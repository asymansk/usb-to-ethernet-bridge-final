==> flow/design.v <==
module bit_unstuff
(
input clk, n_rst, d_decoded, data_enable,
output reg d_unstuffed, unstuff_hold
);
reg [2:0] count;
always_ff @ (posedge clk, negedge n_rst)
begin
	if (!n_rst) begin
		d_unstuffed <= 1'b1;
	end else begin
		d_unstuffed <= d_decoded;
	end 
end
re_flex_counter #(3) BCNT (.clk(clk), .n_rst(n_rst), .clear(d_decoded), .count_enable(data_enable & !d_decoded), .rollover_val(3'b110), .rollover_flag(unstuff_hold), .count_out(count));
endmodule
module crc_16
(
input clk, n_rst, d_unstuffed, final_enable, init, crc_16_enable, crc_16_check,
output reg crc_16_passed 
);
reg [0:15] check_16;
always_ff @ (posedge clk, negedge n_rst)
begin
	if (!n_rst) begin
		check_16 <= '0;
	end else if (init) begin
		check_16 <= '0;
	end else if (final_enable & crc_16_enable) begin
		check_16[0] <= d_unstuffed ^ check_16[15];
		check_16[1] <= check_16[0];
		check_16[2] <= check_16[1] ^ d_unstuffed ^ check_16[15];
		check_16[3] <= check_16[2];
		check_16[4] <= check_16[3];
		check_16[5] <= check_16[4];
		check_16[6] <= check_16[5];
		check_16[7] <= check_16[6];
		check_16[8] <= check_16[7];
		check_16[9] <= check_16[8];
		check_16[10] <= check_16[9];
		check_16[11] <= check_16[10];
		check_16[12] <= check_16[11];
		check_16[13] <= check_16[12];
		check_16[14] <= check_16[13];
		check_16[15] <= check_16[14] ^ d_unstuffed ^ check_16[15];
	end else begin 
		check_16 <= check_16;
	end
end
assign crc_16_passed = crc_16_check & (check_16 == '0);
endmodule	
module crc_5
(
input clk, n_rst, d_unstuffed, final_enable, init, crc_5_enable, crc_5_check,
output reg crc_5_passed 
);
reg [0:4] check_5;
always_ff @ (posedge clk, negedge n_rst)
begin
	if (!n_rst) begin
		check_5 <= '0;
	end else if (init) begin
		check_5 <= '0;
	end else if (final_enable & crc_5_enable) begin
		check_5[0] <= d_unstuffed ^ check_5[4];
		check_5[1] <= check_5[0];
		check_5[2] <= check_5[1] ^ d_unstuffed ^ check_5[4];
		check_5[3] <= check_5[2];
		check_5[4] <= check_5[3];
	end else begin
		check_5 <= check_5;
	end
end
assign crc_5_passed = crc_5_check & (check_5 == '0);
endmodule
`timescale 1ns / 10ps
module flex_stp_sr
#(
parameter NUM_BITS = 4,
parameter SHIFT_MSB = 1
)
(
input wire clk, n_rst, shift_enable, serial_in,
output reg [(NUM_BITS-1):0] parallel_out
);
reg [(NUM_BITS-1):0] poutput;
assign parallel_out = poutput;
always_ff @ (posedge clk, negedge n_rst) 
begin
	if(! n_rst) begin 
		poutput <= '1;
	end else begin
		if (shift_enable) begin
			if (SHIFT_MSB) begin
				poutput <= {poutput[(NUM_BITS-2):0],serial_in};
			end else if (!SHIFT_MSB) begin 
				poutput <= {serial_in,poutput[(NUM_BITS-1):1]};
			end
		end else begin 
			poutput <= poutput;
		end
	end
end
endmodule
module re_controller
(
input clk, n_rst, eop, d_edge, crc_16_passed, crc_5_passed, byte_processed,
input [0:7] data_byte,
output reg receiving, byte_ready,in_token, out_token, crc_err, data_enable, crc_16_enable, crc_5_enable, crc_16_check, crc_5_check, eop_found, host_ack, host_nack, crc_init
); 
typedef enum bit [3:0]
{
	IDLE,
	SYNC_FOUND,
	PID,
	IN_ADDR,
	OUT_ADDR,
	DATA,
	ACK,
	NACK,
	ENDP,
	EOP,
	CRC16,
	CRC5
} stateType;
reg [3:0] state, n_state;
always_ff @ (posedge clk, negedge n_rst)
begin
	if (!n_rst) begin
		state <= IDLE;
	end else begin
		state <= n_state;
	end
end
always_comb
begin 
	n_state = state;
	crc_err = 0;
	receiving = 0;
	in_token = 0;
	out_token = 0;
	host_ack = 0;
	host_nack = 0;
	byte_ready = 0;
	data_enable = 0;
	crc_16_enable = 0;
	crc_5_enable = 0;
	crc_16_check = 0;
	crc_5_check = 0;
	eop_found = 0;
	crc_init = 0;
	case(state)
		IDLE: begin 
			if(d_edge) begin
				n_state = SYNC_FOUND;
			end
		end
		SYNC_FOUND: begin 
			receiving = 1;
			data_enable = 1;
			if (byte_processed) begin
				if(data_byte == 8'b01111111) begin
					n_state = PID;
				end 
			end
		end
		PID: begin
			receiving = 1;
			data_enable = 1;
			crc_init = 1;
			if (byte_processed) begin
				if(data_byte == 8'b10010110) begin
					n_state = IN_ADDR;
				end else if (data_byte == 8'b00010111) begin
					n_state = OUT_ADDR;
				end else if (data_byte == 8'b00111100) begin  
					n_state = DATA;
				end else if (data_byte == 8'b00101101) begin
					n_state = ACK;
				end else if (data_byte == 8'b10100101) begin
					n_state = NACK;
				end else begin
					n_state = IDLE;  
				end
			end else begin
				n_state = n_state;
			end
		end
		IN_ADDR: begin
			receiving  = 1;
			data_enable = 1;
			crc_5_enable = 1;
			if (byte_processed) begin
				if(data_byte == 8'b10100101) begin  
					n_state = ENDP;
					in_token = 1;
				end else begin
					n_state = IDLE;
				end
			end
		end
		OUT_ADDR: begin
			receiving  = 1;
			data_enable = 1;
			crc_5_enable = 1;
			if (byte_processed) begin
				if(data_byte == 8'b10100101) begin  
					n_state = ENDP;
					out_token = 1;
				end else begin
					n_state = IDLE;
				end
			end
		end
		ENDP: begin
			receiving = 1;
			data_enable = 1;
			crc_5_enable = 1;
			if (byte_processed) begin
				n_state = EOP;
			end
		end
		EOP: begin
			receiving = 1;
			data_enable = 1;
			crc_5_enable = 1;
			if (eop) begin
				n_state = CRC5;
				receiving = 0;
				data_enable = 0;
				crc_5_enable = 0;		
				crc_5_check = 1;
			end
		end
		CRC5: begin
			n_state = IDLE;
			crc_5_check = 1;
			if(!crc_5_passed) begin
				crc_err = 1;
			end
		end
		DATA: begin
			data_enable = 1;
			receiving = 1;
			crc_16_enable = 1;
			byte_ready = byte_processed;
			if (eop) begin
				n_state = CRC16;	
				receiving = 0;
				data_enable = 0;
				crc_16_enable = 0;
				crc_16_check = 1;
			end
		end
		CRC16: begin 
			n_state = IDLE;
			crc_16_check = 1;
			eop_found = 1;
			if (!crc_16_passed) begin
				crc_err = 1;
			end
		end	
		ACK: begin
			receiving = 1;
			data_enable = 1;
			host_ack = 1;
			if (eop) begin
				n_state = IDLE;
				eop_found = 1;
			end
		end
		NACK: begin
			receiving = 1;
			data_enable = 1;
			host_nack = 1;
			if (eop) begin
				n_state = IDLE;
				eop_found = 1;
			end
		end
	endcase
end
endmodule
module re_decoder 
(
input clk, n_rst, d_plus, d_minus, data_enable, n_enable,
output reg d_decoded, eop, d_edge
);
reg d_next, d_current, decode1, eop1, eop2, edge_found;
always_ff @ (posedge clk, negedge n_rst) 
begin
	if (!n_rst) begin
		eop1 <= 1;
		eop2 <= 1;
		d_decoded <= 1;
		decode1 <= 1;
	end else begin
		d_decoded <= d_current;
		decode1 <= d_next;
		eop2 <= eop1;
		eop1 <= d_plus;
	end
end
always_comb
begin
	d_next = decode1;	
	if (data_enable & n_enable) begin
		if (eop) begin
			d_next = 1;
		end else begin
			d_next = d_plus;
		end	
	end
end
assign d_edge = (eop1 ^ eop2);
assign eop = (!d_plus) & (!d_minus);
assign d_current = (decode1 ^ d_plus); 
endmodule
module re_flex_counter
#(
parameter NUM_CNT_BITS = 4
)
(
input clk, n_rst, clear, count_enable, 
input [(NUM_CNT_BITS - 1):0] rollover_val,
output reg [(NUM_CNT_BITS -1):0] count_out,
output reg rollover_flag
);
reg [(NUM_CNT_BITS - 1):0] count;
reg [(NUM_CNT_BITS - 1):0] n_count;
reg rollover;
assign count_out = count;
always_ff @ (posedge clk, negedge n_rst)
begin 
	if (!n_rst) begin
		count <= '0;
		rollover_flag <= 0;
	end else begin
		count <= n_count;
		rollover_flag <= rollover;
	end
end
always_comb
begin
	if (clear) begin
		n_count = '0;
		rollover = 0;
	end else if (count_enable) begin
		if (count == rollover_val) begin
			n_count = 1;
		end else begin
			n_count = count + 1;	
		end
	end else begin
		n_count = count;
	end
	if ((n_count == rollover_val) && (count_enable)) begin
		rollover = 1'b1;
	end else begin 
		rollover = 1'b0;
	end
end 
endmodule
module re_timer
(
input clk, n_rst, d_edge, receiving, data_enable, unstuff_hold, 
output reg byte_processed, final_enable, n_enable
);
reg [3:0] count, temprary;
reg [3:0] shift_count;
reg ignore, temp;
assign n_enable = (shift_count == 4'b0100) ? 1 : 0;
always_ff @ (posedge clk, negedge n_rst) 
begin
	if (!n_rst) begin
		final_enable <= 0;
	end else begin
		if (data_enable & !unstuff_hold) begin
			final_enable <= n_enable;
		end else begin
			final_enable <= 0;
		end
	end
end
re_flex_counter SHIFT (.clk(clk), .n_rst(n_rst), .clear(d_edge), .count_enable(receiving), .rollover_val(4'd16), .rollover_flag(ignore), .count_out(shift_count));
re_flex_counter BYTE (.clk(clk), .n_rst(n_rst), .clear(!receiving), .count_enable(final_enable), .rollover_val(4'd8), .rollover_flag(byte_processed), .count_out(count));
assign temp = ignore & 1;
assign temporary = count & 4'b1111;
endmodule
module rx_shift
(
input clk, n_rst, d_unstuffed, final_enable,
output reg [7:0] data_byte
);
flex_stp_sr #(8, 0) DOUT (.clk(clk), .n_rst(n_rst), .shift_enable(final_enable), .serial_in(d_unstuffed), .parallel_out(data_byte));
endmodule
module sync_high
(
input wire clk,
input wire n_rst,
input wire async_in,
output reg sync_out
);
reg out_1;
always_ff @ (posedge clk, negedge n_rst)
begin : logichigh
	if(1'b0 == n_rst)
	begin 
		out_1 <= 1'b1;
	end
	else
	begin
		out_1 <= async_in;
	end
end
always_ff @ (posedge clk, negedge n_rst)
begin : logichigh2
	if(1'b0 == n_rst)
	begin 
		sync_out <= 1'b1;
	end
	else
	begin
		sync_out <= out_1;
	end
end
endmodule
module usb_receiver
(
input clk, n_rst, d_plus, d_minus, 
output reg crc_err, in_token, out_token, byte_ready, host_ack, host_nack, eop_found,
output reg [7:0] data_byte
);
reg d_decoded, d_unstuffed, eop, receiving, init, data_enable, crc_16_enable, crc_5_enable;
reg crc_16_check, crc_5_check, crc_16_passed, crc_5_passed, final_enable, d_edge, n_enable;
sync_high SDP (.clk(clk), .n_rst(n_rst), .async_in(d_plus), .sync_out(sync_d_plus));
sync_high SDM (.clk(clk), .n_rst(n_rst), .async_in(d_minus), .sync_out(sync_d_minus));
re_decoder DCD (.clk(clk), .n_rst(n_rst), .d_plus(sync_d_plus), .d_minus(sync_d_minus), .data_enable(data_enable), .d_edge(d_edge), .d_decoded(d_decoded), .eop(eop), .n_enable(n_enable));
re_timer TMR (.clk(clk), .n_rst(n_rst), .d_edge(d_edge), .receiving(receiving), .data_enable(data_enable), .unstuff_hold(unstuff_hold), .byte_processed(byte_processed), .final_enable(final_enable), .n_enable(n_enable));
bit_unstuff BUSF (.clk(clk), .n_rst(n_rst), .d_decoded(d_decoded), .data_enable(n_enable), .unstuff_hold(unstuff_hold), .d_unstuffed(d_unstuffed));
rx_shift RXSR (.clk(clk), .n_rst(n_rst), .d_unstuffed(d_unstuffed), .final_enable(final_enable), .data_byte(data_byte));
re_controller RCNTRL (.clk(clk), .n_rst(n_rst), .byte_processed(byte_processed), .data_byte(data_byte), .eop(eop), .d_edge(d_edge), .crc_16_passed(crc_16_passed), .crc_5_passed(crc_5_passed), .crc_16_enable(crc_16_enable), .crc_5_enable(crc_5_enable), .crc_16_check(crc_16_check), .crc_5_check(crc_5_check), .receiving(receiving), .data_enable(data_enable), .crc_err(crc_err), .in_token(in_token), .out_token(out_token), .host_ack(host_ack), .host_nack(host_nack), .byte_ready(byte_ready), .eop_found(eop_found), .crc_init(init));
crc_16 CRC16 (.clk(clk), .n_rst(n_rst), .d_unstuffed(d_unstuffed), .final_enable(final_enable), .crc_16_enable(crc_16_enable), .crc_16_check(crc_16_check), .crc_16_passed(crc_16_passed), .init(init));
crc_5 CRC5 (.clk(clk), .n_rst(n_rst), .d_unstuffed(d_unstuffed), .final_enable(final_enable), .crc_5_enable(crc_5_enable), .crc_5_check(crc_5_check), .crc_5_passed(crc_5_passed), .init(init));
endmodule
======== From RTL to reports: usb_receiver ========
Tool output for the design above, in the order of the flow.
Lines are those of the file above, counted from 1.
Library cell names are shortened.
Not given: --
design
  top ..................................... usb_receiver
  clock input ............................. clk
  standard-cell library ................... sky130hd
  timing corner ........................... tt_025C_1v80

======== Elaborated design ========
Source: Yosys, flattened and elaborated, memories not mapped. Widths are those after wreduce. Registers that Yosys merges into a memory's read port (data or address) are not register bits. Print and check cells do not count. Equal cells are merged and count once.
operators by class
  add/subtract/negate cells ............... 3
  eq/ne operators ......................... 31
  multiplexer cells ....................... 91
  bitwise operators ....................... 18
  reductions and logical operators ........ 21
operators by type and width
  operator                                                          count
  4-bit 2-to-1 mux                                                  20
  1-bit 2-to-1 mux                                                  60
  4-bit case mux with 9-bit select                                  1
  4-bit == test (second input constant)                             6
  4-bit by 3-bit == test with 1-bit output (second input constant)  5
  16-bit zero test                                                  1
  8-bit by 6-bit == test with 1-bit output (second input constant)  2
  8-bit == test (second input constant)                             2
  2-bit != test (second input constant)                             6
  3-bit 2-to-1 mux                                                  4
  1-bit case mux with 2-bit select                                  6
  11-bit nonzero test                                               1
  1-bit XOR                                                         10
  10-bit AND reduction                                              1
  1-bit bitwise AND                                                 8
  2-bit OR reduction                                                4
  4-bit by 1-bit adder with 4-bit output (second input constant)    2
  4-bit by 2-bit == test with 1-bit output (second input constant)  2
  4-bit zero test                                                   2
  8-bit by 5-bit == test with 1-bit output (second input constant)  1
  8-bit by 7-bit == test with 1-bit output (second input constant)  1
  7-bit OR reduction                                                1
  2-bit by 1-bit != test with 1-bit output (second input constant)  3
  2-bit nonzero test                                                3
  3-bit == test (second input constant)                             2
  5-bit zero test                                                   1
  1-bit zero test                                                   4
  4-bit by 1-bit == test with 1-bit output (second input constant)  1
Not listed: further kinds 3, cells in them 4.
bit counts
  flip-flop bits (word level) ............. 56
  input bits .............................. 4
  output and inout port bits .............. 15
  word-level cells ........................ 183

======== Depth ========
Yosys ltp: most cells in a row. Word level: on the elaborated netlist, between registers, memories and ports. Mapped: between sequential cells and ports; inverters and the memories' decode and read muxes count.
depth
  depth after elaboration ................. 8
  ABC_AREA ................................ 0
  gate-level depth with buffers ........... 7

======== Synthesis result ========
The flow's flattened synthesis, as Yosys stat reports it; memories are mapped. The netlist is that of the ABC_AREA named above (0 if unset); the other value can give another one.
mapped netlist
  mapped cells ............................ 275
  cell area after synthesis ............... 2879.0 µm²
  sequential part of the area ............. 1624.1 µm²
  mapped flip-flops ....................... 64
  buffer cells ............................ 9
cell types
  type     count  area in all (µm²)
  dfrtp_1  46     1.15E+03
  dfstp_2  18     472.954
  nand2_1  48     180.173
  a21oi_1  23     115.11
  mux2_2   7      78.826
  a22o_1   7      61.309
  xor2_1   7      61.309
  o21ai_0  12     60.058
  nor4_1   9      56.304
  inv_1    14     52.55
  ha_1     4      50.048
  nor2_1   11     41.29
  nor3_1   7      35.034
  mux2i_1  3      30.029
  xnor2_1  3      26.275
  or4_1    3      22.522
  or4_4    2      22.522
  nand3_1  4      20.019
Other cell types: 29; their cells: 47.
The figures by module come from a second, unflattened synthesis with its own total; it is not the netlist above.
second synthesis, totals
  cells (unflattened synthesis) ........... 365
  area total of the unflattened synthesis .. 3636.0 µm²
Rows give one instance, submodules left out.
by module
  module                            instances  cells  area (µm²)  seq. area (µm²)
  re_flex_counter                   2          54     459.2       125.1
  crc_16                            1          79     706.9       400.4
  re_controller                     1          72     704.4       301.5
  re_flex_counter (NUM_CNT_BITS=3)  1          39     359.1       100.1
  flex_stp_sr                       1          17     341.6       210.2
  crc_5                             1          26     240.2       125.1
  re_decoder                        1          10     143.9       105.1
  sync_high                         2          2      52.6        52.6
  re_timer                          1          6      68.8        25.0
  bit_unstuff                       1          4      47.5        26.3
  rx_shift                          1          0      0.0         0.0
  usb_receiver                      1          0      0.0         0.0

======== Path before layout ========
OpenSTA on the mapped netlist: ideal clock, no wires. The path of least setup slack (recovery checks aside). Input and output delay are each 20% of the period. Register names are those of the netlist, which keeps one name where synthesis merged equal registers.
timing post-synthesis
  kind .................................... register -> output
  start ................................... register RXSR.DOUT.poutput[2]
  end ..................................... output in_token
  period .................................. 2.45 ns
  arrival ................................. 1.618 ns
  data required time ...................... 1.960 ns
  slack ................................... 0.342 ns
  path delay .............................. 1.618 ns
  stages .................................. 4
  path buffers ............................ 0
  synthesis period reached ................ 2.108 ns
"path delay" = arrival - input delay + setup time.
A path that ends at an output port has no setup time.
"stages": output pins that drive a net of the path, with the launching flip-flop's if there is one; two outputs of one cell count as two.
"synthesis period reached" = period - worst setup slack (recovery checks aside). The figure is calculated, with input and output delays left at 20% of the set period.
The rows between start and end are the longest chain of elaborated cells between them; the timing report does not say that the signal goes this way. Where chains are equally long, one stands for them.
A line is the first line of the expression or statement that the cell stems from. Yosys adds cells for indexed reads and writes and turns some case tables into memories.
A register here has more assigning lines than the two given.
between the ends, post-synthesis
  cell sequence ........................... dfstp_2 or3b_1 or2_2 nor4_1
  length of the longest elaborated chain .. 4
RTL lines, path post-synthesis
  item                line  source
  start: declaration  86    reg [(NUM_BITS-1):0] poutput;
  start: assignment   95    poutput <= {poutput[(NUM_BITS-2):0],serial_in};
  start: assignment   97    poutput <= {serial_in,poutput[(NUM_BITS-1):1]};
  8-bit == test       194   if(data_byte == 8'b10100101) begin
  1-bit 2-to-1 mux    194
  1-bit 2-to-1 mux    193   if (byte_processed) begin
  1-bit 2-to-1 mux    152   case(state)
  end: declaration    431   output reg crc_err, in_token, out_token, byte_ready, host_ack, host_nack, eop_found,

======== Timing after layout ========
Path of least setup slack in the final report of run 1 (OpenROAD, finished layout, wires in). Where an end is a register, its clock arrival counts in the times.
timing post-layout
  kind .................................... register -> output
  start ................................... register RXSR.DOUT.poutput[2]
  end ..................................... output out_token
  period .................................. 2.06 ns
  arrival ................................. 1.80 ns
  data required time ...................... 1.65 ns
  slack ................................... -0.15 ns
  stages .................................. 5
  path buffers ............................ 1
The rows between start and end are the longest chain of elaborated cells between them; the timing report does not say that the signal goes this way. Where chains are equally long, one stands for them.
A register here has more assigning lines than the two given.
between the ends, post-layout
  cell sequence ........................... dfstp_2 or3b_4 or2_4 nor4_4 buf_2
  length of the longest elaborated chain .. 4
RTL lines, path post-layout
  item                line  source
  start: declaration  86    reg [(NUM_BITS-1):0] poutput;
  start: assignment   95    poutput <= {poutput[(NUM_BITS-2):0],serial_in};
  start: assignment   97    poutput <= {serial_in,poutput[(NUM_BITS-1):1]};
  8-bit == test       207   if(data_byte == 8'b10100101) begin
  1-bit 2-to-1 mux    207
  1-bit 2-to-1 mux    206   if (byte_processed) begin
  1-bit 2-to-1 mux    152   case(state)
  end: declaration    431   output reg crc_err, in_token, out_token, byte_ready, host_ack, host_nack, eop_found,

Memo
Re: implementation data of usb_receiver

Settings and measured results of 2 stored flow runs for module usb_receiver (sky130hd), not sorted in any way. The constraints put input and output delay at 20% of the set period each and load the outputs with 0.01 pF.
"achieved clock period (ns)" is the run's clock period less its worst setup slack. It is reckoned from that one timing run; input and output delays stay at 20% of the period that was set.
"worst setup path time (ns)": the worst setup path's part of the clock period (all of it between registers, 20% less for each end at a port) less its slack. A launch clock that arrives late makes it longer, a capture clock that arrives late makes it shorter.
"finish__power__total" rests on the timing tool's default activity at the inputs, not on a simulated workload.

Flow files of run 1
==> flow/run.sh <==
#!/bin/bash
# the make line also repeats the synthesis and layout settings of config.mk as NAME=value (left out here)
make -C /OpenROAD-flow-scripts/flow DESIGN_CONFIG=/design/flow/config.mk WORK_HOME=/design/flow/orfs CLKGATE_MAP_FILE= finish
==> flow/config.mk <==
export PLATFORM = sky130hd
export DESIGN_NAME = usb_receiver
export DESIGN_NICKNAME = usb_receiver
export VERILOG_FILES = /design/flow/design.v
export SDC_FILE = /design/flow/constraint.sdc
export NUM_CORES = 4
export LEC_CHECK = 0
export CAP_MARGIN = 20
export CELL_PAD_IN_SITES_DETAIL_PLACEMENT = 1
export CORE_MARGIN = 2
export CORE_UTILIZATION = 30
export CTS_CLUSTER_DIAMETER = 146
export GPL_ROUTABILITY_DRIVEN = 0
export PLACE_DENSITY_LB_ADDON = 0.19
export SLEW_MARGIN = 20
==> flow/constraint.sdc <==
create_clock -name core_clock -period 2.06 [get_ports {clk}]
set_input_delay 0.4120 -clock core_clock [delete_from_list [all_inputs] [get_ports {clk}]]
set_output_delay 0.4120 -clock core_clock [all_outputs]
set_load 0.01 [all_outputs]

report of run 1
yosys chip area after synthesis (um^2): 2879.0
finish__design__die__area: 10395.8
finish__design__instance__area__stdcell: 3599.7
finish__design__instance__utilization: 0.3877
finish__timing__setup__ws: -0.148
finish__timing__setup__tns: -0.292
finish__timing__hold__ws: 0.063
finish__power__total: 2.270e-03
achieved clock period (ns): 2.208
worst setup path time (ns): 1.80
worst setup path kind: register -> output

Flow files of run 2
==> flow/run.sh <==
#!/bin/bash
# the make line also repeats the synthesis and layout settings of config.mk as NAME=value (left out here)
make -C /OpenROAD-flow-scripts/flow DESIGN_CONFIG=/design/flow/config.mk WORK_HOME=/design/flow/orfs CLKGATE_MAP_FILE= finish
==> flow/config.mk <==
export PLATFORM = sky130hd
export DESIGN_NAME = usb_receiver
export DESIGN_NICKNAME = usb_receiver
export VERILOG_FILES = /design/flow/design.v
export SDC_FILE = /design/flow/constraint.sdc
export NUM_CORES = 4
export LEC_CHECK = 0
export ABC_AREA = 1
export CAP_MARGIN = 20
export CELL_PAD_IN_SITES_DETAIL_PLACEMENT = 0
export CORE_MARGIN = 10
export CORE_UTILIZATION = 46
export CTS_CLUSTER_SIZE = 19
export GPL_ROUTABILITY_DRIVEN = 1
export PLACE_DENSITY_LB_ADDON = 0.05
export SETUP_SLACK_MARGIN = 0.03
export SLEW_MARGIN = 20
export TNS_END_PERCENT = 95
==> flow/constraint.sdc <==
create_clock -name core_clock -period 1.79 [get_ports {clk}]
set_input_delay 0.3580 -clock core_clock [delete_from_list [all_inputs] [get_ports {clk}]]
set_output_delay 0.3580 -clock core_clock [all_outputs]
set_load 0.01 [all_outputs]

report of run 2
yosys chip area after synthesis (um^2): 3020.4
finish__design__die__area: 10207.1
finish__design__instance__area__stdcell: 3658.5
finish__design__instance__utilization: 0.5762
finish__timing__setup__ws: -0.076
finish__timing__setup__tns: -0.136
finish__timing__hold__ws: 0.024
finish__power__total: 2.760e-03
achieved clock period (ns): 1.866
worst setup path time (ns): 1.51
worst setup path kind: register -> output
