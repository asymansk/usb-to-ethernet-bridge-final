==> flow/design.v <==
module flex_counter 
#(
	parameter NUM_CNT_BITS = 4
)
(
	input wire clk, n_rst, clear, count_enable,
	input wire [NUM_CNT_BITS - 1:0] rollover_val,
	output wire [NUM_CNT_BITS - 1:0] count_out,
	output reg rollover_flag
);
	reg [NUM_CNT_BITS - 1:0] count;
	reg [NUM_CNT_BITS - 1:0] nxt_count;
	reg rf;
	assign count_out = count;
	always_ff @(posedge clk, negedge n_rst) begin
		if(n_rst == 0) begin
			count <= 0;
			rollover_flag <= 0;
		end
		else begin			
			count <= nxt_count;
			rollover_flag <= rf;
		end
	end
	always_comb begin
		if(clear == 1) begin
			nxt_count = 0;
		end
		else if(count_enable) begin
			if(rollover_flag == 1) begin
				nxt_count = 1;
			end
			else begin
				nxt_count = count + 1;
			end
		end
		else begin
			nxt_count = count;
		end
		if(nxt_count == rollover_val) begin
			rf = 1;
		end	
		else begin
			rf = 0;
		end	
	end
endmodule
module usb_controller
(
	input wire clk,
	input wire n_rst,
	input wire ack_done,
	input wire crc_error,
	input wire ack_rcvd,
	input wire nak_rcvd,
	input wire byte_ready,
	input wire eop_found,
	input wire fifo_empty,
	input wire fifo_full,
	input wire in_token,
	input wire out_token,
	output reg read_enable,
	output reg read_start,
	output reg read_error,
	output reg write_enable,
	output reg write_start,
	output reg write_error,
	output reg tx_enable,
	output reg handshake_prep,
	output reg [1:0] handshake  
);
	reg clear_counter, count_enable, rollover_flag;
	reg [8:0] byte_count;
	flex_counter #(9) BYTE_CNT (.clk(clk), .n_rst(n_rst), .clear(clear_counter), .count_enable(count_enable), .rollover_val(9'd511), .rollover_flag(rollover_flag), .count_out(byte_count)) ;
	typedef enum logic [3:0] 
	{
		IDLE,
		OUT_TOKEN,
		WRITE_FIRST,
		WRITE_ALL,
		WRITE_NEXT,
		WRITE_ERROR,
		NAK_PREP,
		ACK_PREP,
		IN_TOKEN,
		SEND_FIRST,
		SEND_ALL,
		WAIT,
		UNDO_READ
	} stateType;
	stateType state, nextstate;
	always_ff @ (posedge clk, negedge n_rst) begin: StateReg
		if (n_rst == 0) begin
			state <= IDLE;
		end
		else begin
			state <= nextstate;
		end
	end
	always_comb begin
		nextstate = state;
		case(state)
			IDLE: begin
				if(out_token)
					nextstate = OUT_TOKEN;
				else if(in_token)
					nextstate = IN_TOKEN;
			end
			OUT_TOKEN: begin
				if(crc_error | fifo_full)
					nextstate = NAK_PREP;
				else if(eop_found)
					nextstate = IDLE;
				else if(byte_ready)
					nextstate = WRITE_FIRST;
			end
			WRITE_FIRST: begin
				 nextstate = WRITE_ALL;
			end
			WRITE_ALL: begin
				if(fifo_full)
					nextstate = NAK_PREP;
				else if(crc_error)
					nextstate = WRITE_ERROR;
				else if(eop_found)
					nextstate = ACK_PREP;
				else if(byte_ready)
					nextstate = WRITE_NEXT;
			end
			WRITE_NEXT: begin
				nextstate = WRITE_ALL;
			end
			WRITE_ERROR: begin
				nextstate = NAK_PREP;
			end
			NAK_PREP: begin
				nextstate = IDLE;
			end
			ACK_PREP: begin
				nextstate = IDLE;
			end
			IN_TOKEN: begin
				if(fifo_empty)
					nextstate = NAK_PREP;
				else
					nextstate = SEND_FIRST;
			end
			SEND_FIRST: begin
				nextstate = SEND_ALL;
			end
			SEND_ALL: begin
				if(fifo_empty | rollover_flag)
					nextstate = WAIT;
				else
					nextstate = SEND_ALL;
			end
			WAIT: begin
				if(ack_rcvd)
					nextstate = IDLE;
				else if(nak_rcvd)
					nextstate = UNDO_READ;
			end
			UNDO_READ: begin
				nextstate = IDLE;
			end
		endcase
	end
	always_comb begin
		read_enable = 0;
		read_start = 0;
		read_error = 0;
		write_enable = 0;
		write_start = 0;
		write_error = 0;
		tx_enable = 0;
		handshake_prep = 0;
		handshake = 3;
		count_enable = 0;
		clear_counter = 0;
		case(state)
			WRITE_FIRST: begin
				write_enable = 1;
				write_start = 1;
			end
			WRITE_NEXT: begin
				write_enable = 1;
			end
			WRITE_ERROR: begin
				write_error = 1;
			end
			NAK_PREP: begin
				handshake_prep = 1;
				handshake = 1;
			end
			ACK_PREP: begin
				handshake_prep = 1;
				handshake = 0;
			end
			IN_TOKEN: begin
				clear_counter = 1;
			end
			SEND_FIRST: begin
				tx_enable = 1;
				read_enable = 1;
				read_start = 1;
				count_enable = 1;
			end
			SEND_ALL: begin
				tx_enable = 1;
				read_enable = 1;
				count_enable = 1;
			end
			UNDO_READ: begin
				read_error = 1;
			end
		endcase
	end
endmodule
# == From RTL to reports: usb_controller ==
# Tool output for the design above, in the order of the flow.
# Lines are those of the file above, counted from 1.
# Cell names lack the library's common part.
# The mark -- stands for no value.
# setup
top_module,usb_controller
clock_port,clk
library,sky130hd
lib_corner,tt_025C_1v80

# == After elaboration ==
# Yosys after proc, flatten, opt, wreduce and memory -nomap, before mapping. Memory bits, and registers merged into a memory's read port (data or address), are not among the register bits. Print and check cells are not counted. Equal cells are merged and count once.
# Memory sizes are those after Yosys's memory passes, which may raise the word count (mostly to a power of two), join words into wider ones and drop unused or constant bits.
# op_classes
add_sub_neg,1
equal,17
muxes,18
logic,2
n_reduce_logical,5
# ops
cell,n
4-bit two-way mux,12
4-bit case mux with 10-bit select,1
9-bit two-way mux,3
4-bit equality test with constant B,5
4-bit by 3-bit equality test with 1-bit output with constant B,4
10-bit nonzero test,1
9-bit by 1-bit adder with 9-bit output with constant B,1
9-bit equality test with constant B,1
4-bit by 2-bit equality test with 1-bit output with constant B,2
3-bit inequality test with constant B,2
5-bit inequality test with constant B,1
5-bit AND reduction,1
4-bit by 1-bit equality test with 1-bit output with constant B,1
4-bit inequality test with constant B,1
4-bit logical NOT,1
3-bit OR reduction,1
1-bit OR,2
2-bit OR reduction,1
1-bit two-way mux,2
# bits
regBits,14
romBits,192
mem_count,1
in_bits,12
output_inout_bits,10
elab_cells,47
# memory_table
memory,words,width,read_ports,wr,line,source
(name not given),16,12,1,0,180,case(state)

# == Longest topological paths ==
# Longest topological path by Yosys (ltp), each cell counted once; first at word level (registers and memories cut), then after technology mapping (sequential cells cut; the memories' decode and read muxes count).
# logic_depth
depth_word,6
abc_area,0
depth_mapped,8
mapped_depth_nobuf,7

# == Netlist ==
# Source: synth_stat.txt of the flow (Yosys; design flattened, memories mapped). It holds for the ABC_AREA given above (unset counts as 0); a run with the other value may have another netlist.
# by_type
cell,n,area_total_um2
dfrtp_1,14,350.336
ha_1,6,75.072
nor2_1,14,52.55
a21oi_1,8,40.038
inv_1,10,37.536
xnor2_1,4,35.034
nand4_1,5,31.28
a22o_1,3,26.275
nor2b_1,4,25.024
nor4_2,2,25.024
o21ai_0,5,25.024
nor3b_1,3,22.522
nor4_4,1,21.27
mux2i_1,2,20.019
and2_1,3,18.768
nand2_1,5,18.768
nor4_1,3,18.768
xor2_1,2,17.517
# Not listed: further types 30, cells in them 36.
# synth_totals
cells,130
synth_area_um2,1128.6
ffs,14
buffers,6
# By module: a second synthesis without flattening, with its own total; a netlist apart from the flattened one above.
# unflattened
hier_cells,144
area_unflattened_um2,1228.7
# Each row is one instance without its submodules.
# by_module
mod,n_inst,n_cells,mod_area_um2,seq_area_um2
flex_counter #(NUM_CNT_BITS=9),1,64,639.4,250.2
usb_controller,1,80,589.3,100.1

# == Timing after synthesis ==
# Path of least setup slack by OpenSTA after synthesis, without wires, with an ideal clock, recovery checks aside; 20% of the period is set as input and as output delay. Where synthesis merged equal registers, the netlist keeps one of their names.
# synth_timing
path_type,register -> register
from,register state[1]
to,register BYTE_CNT.rollover_flag
clock_period_ps,2590
launch_ps,0
arrival_ps,1687
required_time_ps,2494
setup_slack_ps,808
delay_ps,1783
path_stages,9
path_buffers,1
period_less_setup_slack_ps,1782
# "delay_ps" is the arrival time less input delay plus setup time.
# "path_stages" counts driving pins, that of a launching flip-flop among them; a cell with two outputs on the path counts twice.
# "period_less_setup_slack_ps" is the clock period less the worst setup slack; recovery checks do not enter. This is arithmetic on one report: input and output delays are still those of the set period (20% each).
# Between the ends stands the longest chain of elaborated cells between them, by number of cells; it is not shown to be the way that was timed. Of several equally long chains one is given.
# A line is the first line of the expression or statement that the cell stems from. Yosys adds cells for indexed reads and writes and turns some case tables into memories.
# The chain passes a memory read, where the word-level depth is cut; so it can be longer than that depth.
# synth_between
cell_sequence,dfrtp_1 -> inv_1 -> ha_1 -> and3b_1 -> buf_6 -> nand2_4 -> o311ai_0 -> nand4_1 -> nor4_2
elab_chain_len,5
# synth_lines
element,line,source
from (decl),91,"stateType state, nextstate;"
from (assign),94,state <= IDLE;
from (assign),97,state <= nextstate;
memory read 16 x 12 bit,180,case(state)
9-bit two-way mux,29,else if(count_enable) begin
9-bit two-way mux,26,if(clear == 1) begin
9-bit equality test,40,if(nxt_count == rollover_val) begin
1-bit two-way mux,40,
to (assign),18,rollover_flag <= 0;
to (assign),22,rollover_flag <= rf;
to (decl),9,output reg rollover_flag
# Some nets on the timed path still bear RTL names; the line given drives or declares the net.
# synth_nets
signal,line
read_enable,180

# == Path in the finished layout ==
# From the final timing report of stored run 1: the path of least setup slack in the routed layout; clock arrival at registers is part of the times.
# The path's times are printed in steps of 10 ps; the period is the one set.
# layout_timing
path_type,register -> register
from,register state[1]
to,register state[3]
clock_period_ps,1270
launch_ps,240
arrival_ps,1960
required_time_ps,1400
setup_slack_ps,-560
path_stages,9
path_buffers,1
# Between the ends stands the longest chain of elaborated cells between them, by number of cells; it is not shown to be the way that was timed. Of several equally long chains one is given.
# layout_between
cell_sequence,dfrtp_2 -> inv_2 -> buf_6 -> ha_4 -> or3_4 -> a21oi_4 -> nor4_4 -> o31ai_1 -> a32o_1
elab_chain_len,4
# layout_lines
element,line,source
from (decl),91,"stateType state, nextstate;"
from (assign),94,state <= IDLE;
from (assign),97,state <= nextstate;
4-bit by 3-bit equality test with 1-bit output,102,case(state)
2-bit OR reduction,--,
10-bit nonzero test,--,
5-bit AND reduction,--,
to (assign),94,
to (assign),97,
to (decl),91,

# usb_controller through Yosys and OpenROAD on sky130hd: 2 stored runs, unordered, with their settings and measured results. The constraints put input and output delay at 20% of the set period each and load the outputs with 0.01 pF.
# "worst_path_time_ps" = time allowed to the worst setup path (clock period - input delay - output delay, where it has them) - its slack; a late launch clock adds to it, a late capture clock takes from it.
# "power.total_mw": no workload was simulated; the value follows from the tool's default switching activity.
# "worst_path_time_ps" is known to 10 ps.
# Settings: . = not set for that run.
# Results: . = not shown.
run name,period_ns,CORE_UTILIZATION,SETUP_SLACK_MARGIN,PLACE_DENSITY_LB_ADDON,CORE_MARGIN,CELL_PAD_IN_SITES_GLOBAL_PLACEMENT,TNS_END_PERCENT,ABC_AREA,GPL_TIMING_DRIVEN,GPL_ROUTABILITY_DRIVEN,CTS_CLUSTER_DIAMETER,CAP_MARGIN,SLEW_MARGIN,CORE_ASPECT_RATIO,CELL_PAD_IN_SITES_DETAIL_PLACEMENT,MAX_ROUTING_LAYER,die_area_um2,synth_area_um2,worst_setup_slack_ps,post_route_stdcell_area_um2,worst_path_time_ps,critical_path_type,power.total_mw
stored run 1,1.27,24,0.25,0.08,5,3,85,0,0,1,230,30,20,.,.,.,6174.0,1128.6,-556,1966.9,1830,register -> register,4.436
stored run 2,1.61,43,.,0.11,2,.,.,.,0,.,.,0,25,0.94,1,met5,.,.,.,.,.,.,.
# Stored run 2: unfinished; error DPL-0033 in routing
