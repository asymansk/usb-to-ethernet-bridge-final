==> flow/design.v <==
module crc32 (
  input  logic        clk,
  input  logic        reset,
  input  logic        crc_en,
  input  logic [7:0]  data_in,
  output logic [31:0] crc_out
  );
  localparam DATA_WIDTH = 8;
  localparam POLY_BITS = 32;
  localparam POLYNOMIAL = 33'h104C11DB7;
  function [POLY_BITS-1:0] update_crc;
    input [POLY_BITS-1:0] old_crc;
    input data_in;
    input [POLY_BITS-0:0] polynomial;
    reg [POLY_BITS-1:0] new_crc;
    reg feedback;
    begin
      feedback = old_crc[POLY_BITS-1] ^ data_in;
      new_crc = old_crc << 1;
      update_crc = feedback ? new_crc ^ polynomial[POLY_BITS-1:0] : new_crc;
    end
  endfunction
  function [POLY_BITS-1:0] update_crc_parallel;
    input [POLY_BITS-1:0] old_crc;
    input [DATA_WIDTH-1:0] data_in;
    input [POLY_BITS-0:0] polynomial;
    reg [POLY_BITS-1:0] new_crc;
    integer i;
    begin
      new_crc = old_crc;
      for (i=0; i<DATA_WIDTH; i=i+1) begin
        new_crc = update_crc(new_crc, data_in[i], polynomial);
      end
      update_crc_parallel = new_crc;
    end
  endfunction
  always_ff @(posedge clk) begin
    if (reset) begin
      crc_out <= {32{1'b1}};
    end else if (crc_en) begin
      crc_out <= update_crc_parallel(crc_out,data_in,POLYNOMIAL);
    end
  end
endmodule
module mac_receiver (
  input  logic        clk,
  input  logic        reset,
  input  logic [7:0]  rxd,       
  input  logic        rxdv,      
  input  logic        rxer,      
  input  logic        fifo_full,
  output logic [1:0]  mac_rec_state,
  output logic        wr_en,
  output logic        wr_start,
  output logic        wr_error,
  output logic [7:0]  wr_data 
  );
  localparam MIN_PAYLOAD = 46;
  localparam MAX_PAYLOAD = 1500;
  localparam MIN_FRAME = MIN_PAYLOAD+6+6+2;
  localparam MAX_FRAME = MAX_PAYLOAD+6+6+2;
  localparam PREAMBLE = 7;
  localparam FCS_LENGTH = 4;
  localparam IFG_LENGTH = 12;
  localparam PREAMBLE_DEFDATA = 8'h55;
  localparam SFD_DEFDATA = 8'hD5;
  localparam IFG_DEFDATA = 8'h00;
  localparam CRC32_RESIDUE = 32'hC704DD7B; 
  localparam RD_COUNT_BITS = $clog2(MAX_FRAME);
  typedef enum {
    IDLE, 
    RD_DATA,
    SKIP_FRAME
  } state_type;
  state_type state = IDLE;
  always_comb begin
	mac_rec_state = state;
  end
  logic [RD_COUNT_BITS-1:0] rd_count = {RD_COUNT_BITS{1'b0}};
  logic [FCS_LENGTH*8-1:0] crc_val;
  logic old_wr_en = 0;
  always_ff @(posedge clk) begin
    if (reset) begin
      old_wr_en <= 1'b0;
    end else begin
      old_wr_en <= wr_en;
    end
  end
  logic [31:0]temp;
  assign temp = crc_val;
  always_comb begin
    wr_start = wr_en & ~old_wr_en;
  end
  always_ff @(posedge clk) begin
    if(reset) begin
      wr_error <= 1'b0;
    end else
    if (state == RD_DATA && ~rxdv) begin
      wr_error <= rxer | rd_count >= MAX_FRAME+FCS_LENGTH-1 | crc_val == CRC32_RESIDUE; 
    end else if(state == SKIP_FRAME) begin
      wr_error <= 1'b1;
    end else begin
      wr_error <= fifo_full;
    end
  end
  always_ff @(posedge clk) begin
    if(reset | ~rxdv) begin
      wr_data <= {8{1'b0}};
    end else begin
      wr_data <= rxd;
    end
  end
  always_ff @(posedge clk) begin
    if (reset) begin
      wr_en = 1'b0;
      state <= IDLE;
      rd_count <= {RD_COUNT_BITS{1'b0}};
    end else if (1) begin
      case (state)
        IDLE : begin
          wr_en = 0;
          if (rxdv && rxer) begin
            state <= SKIP_FRAME;
          end else if (rxdv && rxd == SFD_DEFDATA) begin
            state <= RD_DATA;
          end else if (rxdv && rxd == PREAMBLE_DEFDATA) begin
            state <= IDLE;
          end else if (rxdv) begin
            state <= SKIP_FRAME;
          end
        end
        RD_DATA : begin
          wr_en = 1;
          if ((rxdv && rd_count >= MAX_FRAME+FCS_LENGTH-1) | rxer) begin
            state <= SKIP_FRAME;
            rd_count <= {RD_COUNT_BITS{1'b0}};
          end else if (rxdv) begin
            rd_count <= rd_count + 1;
          end else begin
	    wr_en = 1'b0;
            state <= IDLE;
            rd_count <= {RD_COUNT_BITS{1'b0}};
          end
        end
        SKIP_FRAME : begin
          wr_en = 0;
          if (~rxdv) begin
            state <= IDLE;
          end
        end
        default : begin
          state <= IDLE;
          rd_count <= {RD_COUNT_BITS{1'b0}};
        end
      endcase
    end
  end
  crc32 crc32_inst (
    .clk     (clk),
    .reset   (state == IDLE | reset),
    .crc_en  (state == RD_DATA),
    .data_in (rxd),
    .crc_out (crc_val)
  );
endmodule
Tool chain data of mac_receiver
Tool output for the design above, in the order of the flow.
Lines are those of the file above, counted from 1.
Cell names lack the library's common part.
{"block": "setup", "top": "mac_receiver", "clock": "clk", "lib": "sky130hd", "pvt_corner": "tt_025C_1v80"}

After elaboration
Counts by Yosys on the flattened word-level netlist (proc, flatten, opt, wreduce; memories kept). Register bits leave out memories and registers merged into their read ports (data or address). Print and check cells are left out. Cells with the same type and inputs are merged into one.
{"block": "word_totals", "out_inout_bits": 13, "register_bits": 86}
{"block": "op_classes", "eq_ne": 6, "n_logic": 24, "compare": 1, "add_sub_neg": 1, "n_reduce_logical": 8, "n_mux": 23}
{"block": "ops", "operator": "27-bit two-way mux", "count": 8}
{"block": "ops", "operator": "32-bit two-way mux", "count": 6}
{"block": "ops", "operator": "14-bit NOT", "count": 8}
{"block": "ops", "operator": "32-bit parallel mux with 3-bit select", "count": 1}
{"block": "ops", "operator": "32-bit by 1-bit == test with 1-bit output with constant B", "count": 1}
{"block": "ops", "operator": "32-bit by 2-bit == test with 1-bit output with constant B", "count": 1}
{"block": "ops", "operator": "32-bit == test with constant B", "count": 1}
{"block": "ops", "operator": "32-bit zero test", "count": 1}
{"block": "ops", "operator": "11-bit parallel mux with 2-bit select", "count": 1}
{"block": "ops", "operator": "11-bit two-way mux", "count": 2}
{"block": "ops", "operator": "11-bit by 1-bit adder with 11-bit output with constant B", "count": 1}
{"block": "ops", "operator": "11-bit greater-or-equal comparator with constant B", "count": 1}
{"block": "ops", "operator": "1-bit XOR", "count": 8}
{"block": "ops", "operator": "8-bit by 7-bit == test with 1-bit output with constant B", "count": 1}
{"block": "ops", "operator": "8-bit == test with constant B", "count": 1}
{"block": "ops", "operator": "1-bit bitwise OR", "count": 5}
{"block": "ops", "operator": "1-bit logical AND", "count": 5}
{"block": "ops", "operator": "5-bit inequality test with constant B", "count": 1}
{"block": "ops", "operator": "1-bit two-way mux", "count": 4}
{"block": "ops", "operator": "1-bit NOT", "count": 2}
{"block": "ops", "operator": "2-bit nonzero test", "count": 1}
{"block": "ops", "operator": "2-bit OR reduction", "count": 1}
{"block": "ops", "operator": "1-bit parallel mux with 2-bit select", "count": 1}
{"block": "ops", "operator": "1-bit bitwise AND", "count": 1}

Depth
Yosys ltp: most cells in a row. Word level: on the elaborated netlist, between registers, memories and ports. Mapped: between sequential cells and ports; inverters and the memories' decode and read muxes count.
{"block": "logic_depth", "depth_word": 16, "ABC_AREA": 0, "depth_mapped": 7}

After synthesis
Yosys stat after the flow's synthesis: flattened, memories mapped to cells. It holds for the ABC_AREA given above (unset counts as 0); a run with the other value may have another netlist.
{"block": "synth_totals", "n_buf": 15, "stdcells": 383, "flip_flops": 86, "synth_area_um2": 3782.4}
{"block": "types", "cell_type": "dfxtp_1", "count": 86}
{"block": "types", "cell_type": "xnor2_1", "count": 43}
{"block": "types", "cell_type": "o211ai_1", "count": 30}
{"block": "types", "cell_type": "nand2_1", "count": 58}
{"block": "types", "cell_type": "xor2_1", "count": 20}
{"block": "types", "cell_type": "xnor2_2", "count": 6}
{"block": "types", "cell_type": "and2_1", "count": 13}
{"block": "types", "cell_type": "nor4_1", "count": 13}
{"block": "types", "cell_type": "nor4_2", "count": 5}
{"block": "types", "cell_type": "nor2_1", "count": 14}
{"block": "types", "cell_type": "nor2b_1", "count": 8}
{"block": "types", "cell_type": "xnor3_1", "count": 2}
{"block": "types", "cell_type": "clkbuf_1", "count": 11}
{"block": "types", "cell_type": "nand4b_1", "count": 4}
{"block": "types", "cell_type": "o2111ai_1", "count": 4}
{"block": "types", "cell_type": "o21ai_0", "count": 7}
{"block": "types", "cell_type": "nand4bb_1", "count": 3}
{"block": "types", "cell_type": "xor2_2", "count": 2}
Not listed: further types 25, cells in them 54.
The figures by module come from a second, unflattened synthesis with its own total; it is not the netlist above.
{"block": "hier_totals", "hier_cells": 353, "area_unflattened_um2": 3717.3}
Each row is one instance without its submodules.
{"block": "modules", "mod": "mac_receiver", "mod_area_um2": 1894.3, "seq_area_um2": 1081.0, "n_cells": 171, "instances": 1}
{"block": "modules", "mod": "crc32", "mod_area_um2": 1823.0, "seq_area_um2": 640.6, "n_cells": 182, "instances": 1}

Path before layout
Source: OpenSTA report_checks on the synthesized netlist (no wires, ideal clock, input and output delay 20% of the period each), path of least setup slack; recovery checks are left aside. Register names are those of the netlist, which keeps one name where synthesis merged equal registers.
{"block": "synth_path", "path_kind": "reg2reg", "start": "register rd_count[1]", "end": "register rd_count[10]", "delay_ns": 1.905, "tclk_ns": 2.2, "path_stages": 8, "required_ns": 2.119, "path_buffers": 0, "path_slack_ns": 0.296, "arrival_time_ns": 1.824, "synth_period_reached_ns": 1.904}
"delay_ns" = arrival - input delay + setup time.
"path_stages": output pins that drive a net of the path, with the launching flip-flop's if there is one; two outputs of one cell count as two.
"synth_period_reached_ns" = period - worst setup slack (recovery checks aside). The figure is calculated, with input and output delays left at 20% of the set period.
Between the ends stands the longest chain of elaborated cells between them, by number of cells; it is not shown to be the way that was timed. Of several equally long chains one is given.
Each line given opens the expression or statement behind the cell; cells for indexed reads and writes are added by Yosys, which also makes memories of some case tables.
At most two assigning lines are given for a register; there are more.
{"block": "synth_via", "cell_sequence": "dfxtp_1 > inv_1 > ha_1 > nor3_1 > nor4_1 > o31ai_1 > nand3_1 > o211ai_1", "elab_chain_cells": 5, "cells_between": 7, "cone_classes": "add/sub (1); compare (1); mux (3); logic (1); reduce/logical (1)"}
{"block": "synth_lines", "element": "from (decl)", "line_no": 79, "source": "logic [RD_COUNT_BITS-1:0] rd_count = {RD_COUNT_BITS{1'b0}};"}
{"block": "synth_lines", "element": "from (assign)", "line_no": 117, "source": "rd_count <= {RD_COUNT_BITS{1'b0}};"}
{"block": "synth_lines", "element": "from (assign)", "line_no": 138, "source": "rd_count <= rd_count + 1;"}
{"block": "synth_lines", "element": "11-bit greater-or-equal comparator", "line_no": 134, "source": "if ((rxdv && rd_count >= MAX_FRAME+FCS_LENGTH-1) | rxer) begin"}
{"block": "synth_lines", "element": "1-bit logical AND", "line_no": 134}
{"block": "synth_lines", "element": "1-bit bitwise OR", "line_no": 134}
{"block": "synth_lines", "element": "11-bit two-way mux", "line_no": 134}
{"block": "synth_lines", "element": "11-bit parallel mux with 2-bit select", "line_no": 119, "source": "case (state)"}
{"block": "synth_lines", "element": "to (assign)", "line_no": 117}
{"block": "synth_lines", "element": "to (assign)", "line_no": 138}
{"block": "synth_lines", "element": "to (decl)", "line_no": 79}

Worst path after layout
Path of least setup slack in the final report of flow run 1 (OpenROAD, finished layout, wires in). Where an end is a register, its clock arrival counts in the times.
{"block": "layout_path", "path_kind": "in2reg", "start": "input rxd[5]", "end": "register crc32_inst.crc_out[7]", "required_ns": 2.69, "tclk_ns": 2.46, "path_slack_ns": 0.27, "arrival_time_ns": 2.41, "path_stages": 6, "path_buffers": 1}
Between the ends stands the longest chain of elaborated cells between them, by number of cells; it is not shown to be the way that was timed. Of several equally long chains one is given.
{"block": "layout_via", "cell_sequence": "clkdlybuf4s50_1 > xnor2_1 > xnor2_2 > xnor2_1 > xor2_1 > a22oi_1", "elab_chain_cells": 5, "cells_between": 5, "cone_lines": 2, "cone_classes": "mux (3); logic (2)"}
{"block": "layout_lines", "element": "from (decl)", "line_no": 48, "source": "input  logic [7:0]  rxd,"}
{"block": "layout_lines", "element": "1-bit XOR", "line_no": 18, "source": "feedback = old_crc[POLY_BITS-1] ^ data_in;"}
{"block": "layout_lines", "element": "27-bit two-way mux x2", "line_no": 20, "source": "update_crc = feedback ? new_crc ^ polynomial[POLY_BITS-1:0] : new_crc;"}
{"block": "layout_lines", "element": "14-bit NOT"}
{"block": "layout_lines", "element": "27-bit two-way mux", "line_no": 20}
{"block": "layout_lines", "element": "to (assign)", "line_no": 39, "source": "crc_out <= {32{1'b1}};"}
{"block": "layout_lines", "element": "to (assign)", "line_no": 41, "source": "crc_out <= update_crc_parallel(crc_out,data_in,POLYNOMIAL);"}
{"block": "layout_lines", "element": "to (decl)", "line_no": 6, "source": "output logic [31:0] crc_out"}

FLOW RESULTS
============

Flow measurements of mac_receiver on sky130hd: 2 stored runs with different settings, listed in no order. Input and output delays are each 20% of the period that was set; the output load is 0.01 pF.
"totalPower_uw" rests on the timing tool's default activity at the inputs, not on a simulated workload.

{"run": "flow run 1", "settings": { "period_ns": 2.46, "CORE_UTILIZATION": 23, "PLACE_DENSITY_LB_ADDON": 0.27, "CTS_CLUSTER_DIAMETER": 25, "MIN_ROUTING_LAYER": "met1", "CAP_MARGIN": 20, "CORE_MARGIN": 2, "SLEW_MARGIN": 20 }, "results": { "util_pct": 30.5, "fin_ws_ns": 0.274, "hold_ws_ns": 0.512, "totalPower_uw": 3197, "synthArea_um2": 3782.4, "fin_tns_ns": 0.000, "final_die_area_um2": 17487.4 }}
{"run": "flow run 2", "settings": { "period_ns": 1.43, "CORE_UTILIZATION": 53, "PLACE_DENSITY": 0.64, "CORE_MARGIN": 3, "CELL_PAD_IN_SITES_GLOBAL_PLACEMENT": 0, "ABC_AREA": 0, "MAX_ROUTING_LAYER": "met5", "CAP_MARGIN": 20, "SLEW_MARGIN": 20 }, "results": { "fin_tns_ns": -15.171, "synthArea_um2": 3782.4, "totalPower_uw": 5178, "util_pct": 90.4, "final_die_area_um2": 8186.6, "fin_ws_ns": -0.571, "hold_ws_ns": 0.418 }}
